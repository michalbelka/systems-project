==> flow/design.v <==
module lab2 (clk, go, pwm, posRed, pwm_check, left_check, right_check, active_check, go_check);
 input clk;
 input go;
 input posRed;
 output pwm;
 reg pwm;
 output pwm_check, left_check, right_check, active_check, go_check;
 reg left_check, right_check, pwm_check, active_check, go_check;
 parameter [16:0] PWM_length_left = 50000;
 parameter [16:0] PMW_length_mid = 65000;
 parameter [16:0] PWM_length_right = 100000;
 reg [20:0] counter = 0;
 reg [9:0] cycleCounter = 0;
 parameter [7:0] cycleAmount = 50;  
 reg [1:0] direction = 0;
 reg [4:0] go_count = 0;
 reg [1:0] active = 0;
	always @(posedge clk) begin
		if(go) begin
			active = 1;
			go_count = go_count +1;  
		end
		if(active == 1) begin
			counter = counter+1;  
			if(cycleCounter <= cycleAmount) begin
				case (direction)  
					0: begin
						left_check = 1;
						right_check = 0;
						if (counter <= PWM_length_left) pwm = 1;
						else pwm = 0;
					end
					1: begin
						left_check = 0;
						right_check = 1;
						if (counter <= PWM_length_right) pwm = 1;
						else pwm = 0;
					end
				endcase
			end
			if (counter > 999999) begin
				counter = 0;
				cycleCounter = cycleCounter+1;
				if (cycleCounter >= 100) begin  
					if (direction == 1) direction = 0;
					else direction = direction+1;
					cycleCounter = 0;
					active = 0;
				end
			end
			pwm_check <= pwm;
		end
		active_check <= active;
		go_check <= go;
	end
endmodule
======== From RTL to reports: lab2 ========
Tool output for the design above, in the order of the flow.
Lines are those of the file above, counted from 1.
Operators: Yosys type, input widths -> output width; for muxes data width and select width s.
Cell names lack the library's common part.
Not given: --
design
  top module .............................. lab2
  clock input ............................. clk
  library ................................. sky130hd
  library corner .......................... tt_025C_1v80

======== Word-level counts ========
Source: Yosys, flattened and elaborated, memories not mapped. Widths are those after wreduce. Registers that Yosys merges into a memory's read port (data or address) are not register bits. Print and check cells do not count. Equal cells are merged and count once.
bit counts
  output and inout port bits .............. 6
  word-level cells ........................ 34
  flip-flop bits (word level) ............. 40
cells by class
  reductions and logical operators ........ 5
  eq/ne operators ......................... 2
  multiplexer cells ....................... 10
  $lt $le $gt $ge ......................... 5
  add/subtract/negate cells ............... 3
operators by type and width
  cell                   count
  $add 21x1->21 const B  1
  $le 21x16->1 const B   1
  $le 21x17->1 const B   1
  $gt 21x20->1 const B   1
  $add 10x1->10 const B  1
  $le 10x6->1 const B    1
  $ge 10x7->1 const B    1
  $mux 2                 4
  $reduce_and 3->1       2
  $pmux 1 s2             3
  $eq 2x1->1 const B     2
  $mux 1                 3
  $add 2x1->2 const B    1
  $logic_not 2->1        1
  $reduce_and 2->1       1
  $reduce_bool 2->1      1

======== Longest topological paths ========
Longest topological path by Yosys (ltp), each cell counted once; first at word level (registers and memories cut), then after technology mapping (sequential cells cut; the memories' decode and read muxes count).
depth
  depth in word-level cells ............... 5
  ABC_AREA ................................ 0
  gate-level depth with buffers ........... 11
  mapped depth without buffers ............ 8

======== After synthesis ========
The flow's flattened synthesis, as Yosys stat reports it; memories are mapped. The netlist is that of the ABC_AREA named above (0 if unset); the other value can give another one.
synthesis totals
  flip-flops .............................. 40
  cells in the netlist .................... 284
  sequential part of the area ............. 1161.1 sq um
  synthesis area .......................... 2748.9 sq um
cells by type
  cell      count  area in all (sq um)
  edfxtp_1  36     1.08E+03
  nor2_1    34     127.622
  xnor2_1   13     113.859
  dfxtp_1   4      80.077
  ha_1      6      75.072
  nand2_1   18     67.565
  xor2_1    7      61.309
  nand3_1   12     60.058
  inv_1     15     56.304
  nor2_2    8      50.048
  nor3_1    10     50.048
  and3_1    7      43.792
  nor4_4    2      42.541
  a21oi_1   8      40.038
  and2_1    6      37.536
  nor4_1    6      37.536
  nand4_1   5      31.28
  o21ai_0   6      30.029
Other cell types: 49; their cells: 81.

======== Worst setup path after synthesis ========
OpenSTA on the mapped netlist: ideal clock, no wires. The path of least setup slack (recovery checks aside). Input and output delay are each 20% of the period. Register names are those of the netlist, which keeps one name where synthesis merged equal registers.
timing path post-synthesis
  path type ............................... reg-to-reg
  from .................................... reg counter[0]
  to ...................................... reg cycleCounter[0]
  slack ................................... 0.569 ns
  arrival time ............................ 2.625 ns
  time at the first pin ................... 0.000 ns
  data required time ...................... 3.194 ns
  path delay .............................. 2.941 ns
  period .................................. 3.51 ns
  stages on the path ...................... 10
  synthesis period reached ................ 2.941 ns
"path delay" = arrival - input delay + setup time.
"stages on the path" counts driving pins, that of a launching flip-flop among them; a cell with two outputs on the path counts twice.
"synthesis period reached" = period - worst setup slack (recovery checks aside). The figure is calculated, with input and output delays left at 20% of the set period.
The rows between start and end are the longest chain of elaborated cells between them; the timing report does not say that the signal goes this way. Where chains are equally long, one stands for them.
A line is the first line of the expression or statement that the cell stems from. Yosys adds cells for indexed reads and writes and turns some case tables into memories.
between the ends, post-synthesis
  cells stage by stage .................... edfxtp_1 ha_1 buf_2 nand2_1 or4_4 nor3_2 nor2_1 o41a_1 a211oi_4 and2_2
  cells in the longest elaborated chain ... 3
RTL lines, path post-synthesis
  what              line  text
  from (decl)       12    reg [20:0] counter = 0;
  from (assign)     24    counter = counter+1;
  from (assign)     42    counter = 0;
  $add 21x1->21     24
  $gt 21x20->1      41    if (counter > 999999) begin
  $reduce_and 2->1  --
  to (assign)       43    cycleCounter = cycleCounter+1;
  to (assign)       47    cycleCounter = 0;
  to (decl)         13    reg [9:0] cycleCounter = 0;

======== Path in the finished layout ========
From the final timing report of flow run A: the path of least setup slack in the routed layout; clock arrival at registers is part of the times.
timing path post-layout
  path type ............................... reg-to-reg
  from .................................... reg counter[0]
  to ...................................... reg cycleCounter[2]
  data required time ...................... 6.39 ns
  stages on the path ...................... 9
  arrival time ............................ 4.11 ns
  slack ................................... 2.27 ns
  time at the first pin ................... 0.29 ns
  period .................................. 6.41 ns
The rows between start and end are the longest chain of elaborated cells between them; the timing report does not say that the signal goes this way. Where chains are equally long, one stands for them.
between the ends, post-layout
  cells stage by stage .................... edfxtp_1 ha_1 nand2_1 or4_4 nor3_2 nor2_1 o41a_1 a211oi_4 and2_2
  cells in the longest elaborated chain ... 3
RTL lines, path post-layout
  what              line  text
  from (decl)       12    reg [20:0] counter = 0;
  from (assign)     24    counter = counter+1;
  from (assign)     42    counter = 0;
  $add 21x1->21     24
  $gt 21x20->1      41    if (counter > 999999) begin
  $reduce_and 2->1  --
  to (assign)       43    cycleCounter = cycleCounter+1;
  to (assign)       47    cycleCounter = 0;
  to (decl)         13    reg [9:0] cycleCounter = 0;

## Implementation results

Design lab2 on sky130hd. What follows are 2 stored runs of the flow, each under its own settings; their order means nothing. The constraints put input and output delay at 20% of the set period each and load the outputs with 0.01 pF.
"achieved period" means the clock period less the worst setup slack. The figure is calculated, with input and output delays left at 20% of the set period.
"time used up by the worst setup path" = time allowed to the worst setup path (clock period - input delay - output delay, where it has them) - its slack; a late launch clock adds to it, a late capture clock takes from it.
"overall power" is the tool's figure for a default switching activity; nothing was simulated.

======== flow run A ========
==> flow/run.sh <==
#!/bin/bash
# the make line also repeats the synthesis and layout settings of config.mk as NAME=value (left out here)
make -C /OpenROAD-flow-scripts/flow DESIGN_CONFIG=/design/flow/config.mk WORK_HOME=/design/flow/orfs CLKGATE_MAP_FILE= finish
==> flow/config.mk <==
export PLATFORM = sky130hd
export DESIGN_NAME = lab2
export DESIGN_NICKNAME = lab2
export VERILOG_FILES = /design/flow/design.v
export SDC_FILE = /design/flow/constraint.sdc
export NUM_CORES = 4
export LEC_CHECK = 0
export ABC_AREA = 0
export CAP_MARGIN = 20
export CORE_MARGIN = 2
export CORE_UTILIZATION = 30
export MAX_ROUTING_LAYER = met4
export PLACE_DENSITY = 0.86
export SETUP_SLACK_MARGIN = 1.89
export SLEW_MARGIN = 20
==> flow/constraint.sdc <==
create_clock -name core_clock -period 6.41 [get_ports {clk}]
set_input_delay 1.2820 -clock core_clock [delete_from_list [all_inputs] [get_ports {clk}]]
set_output_delay 1.2820 -clock core_clock [all_outputs]
set_load 0.01 [all_outputs]

-------- measured, flow run A --------
  achieved period ......................... 4.136 ns
  time used up by the worst setup path .... 4.14 ns
  worst setup path kind ................... reg-to-reg
  overall power ........................... 834.2 µW
  area of the synthesized netlist ......... 2748.9 sq um
  worst-case hold slack ................... 0.486 ns
  post-layout utilization ................. 34.1 %
  standard-cell area of the final layout .. 2999.1 sq um
  worst setup slack after layout .......... 2.274 ns
  total negative slack .................... 0.000 ns
  full die area ........................... 9945.1 sq um

======== flow run B ========
==> flow/run.sh <==
#!/bin/bash
# the make line also repeats the synthesis and layout settings of config.mk as NAME=value (left out here)
make -C /OpenROAD-flow-scripts/flow DESIGN_CONFIG=/design/flow/config.mk WORK_HOME=/design/flow/orfs CLKGATE_MAP_FILE= finish
==> flow/config.mk <==
export PLATFORM = sky130hd
export DESIGN_NAME = lab2
export DESIGN_NICKNAME = lab2
export VERILOG_FILES = /design/flow/design.v
export SDC_FILE = /design/flow/constraint.sdc
export NUM_CORES = 4
export LEC_CHECK = 0
export ABC_AREA = 0
export CAP_MARGIN = 20
export CELL_PAD_IN_SITES_DETAIL_PLACEMENT = 1
export CORE_MARGIN = 8
export CORE_UTILIZATION = 66
export CTS_CLUSTER_SIZE = 56
export GPL_TIMING_DRIVEN = 0
export PLACE_DENSITY = 0.42
export SLEW_MARGIN = 20
==> flow/constraint.sdc <==
create_clock -name core_clock -period 2.06 [get_ports {clk}]
set_input_delay 0.4120 -clock core_clock [delete_from_list [all_inputs] [get_ports {clk}]]
set_output_delay 0.4120 -clock core_clock [all_outputs]
set_load 0.01 [all_outputs]

-------- flow run B --------
  unfinished; error DPL-0033 in clock tree synthesis
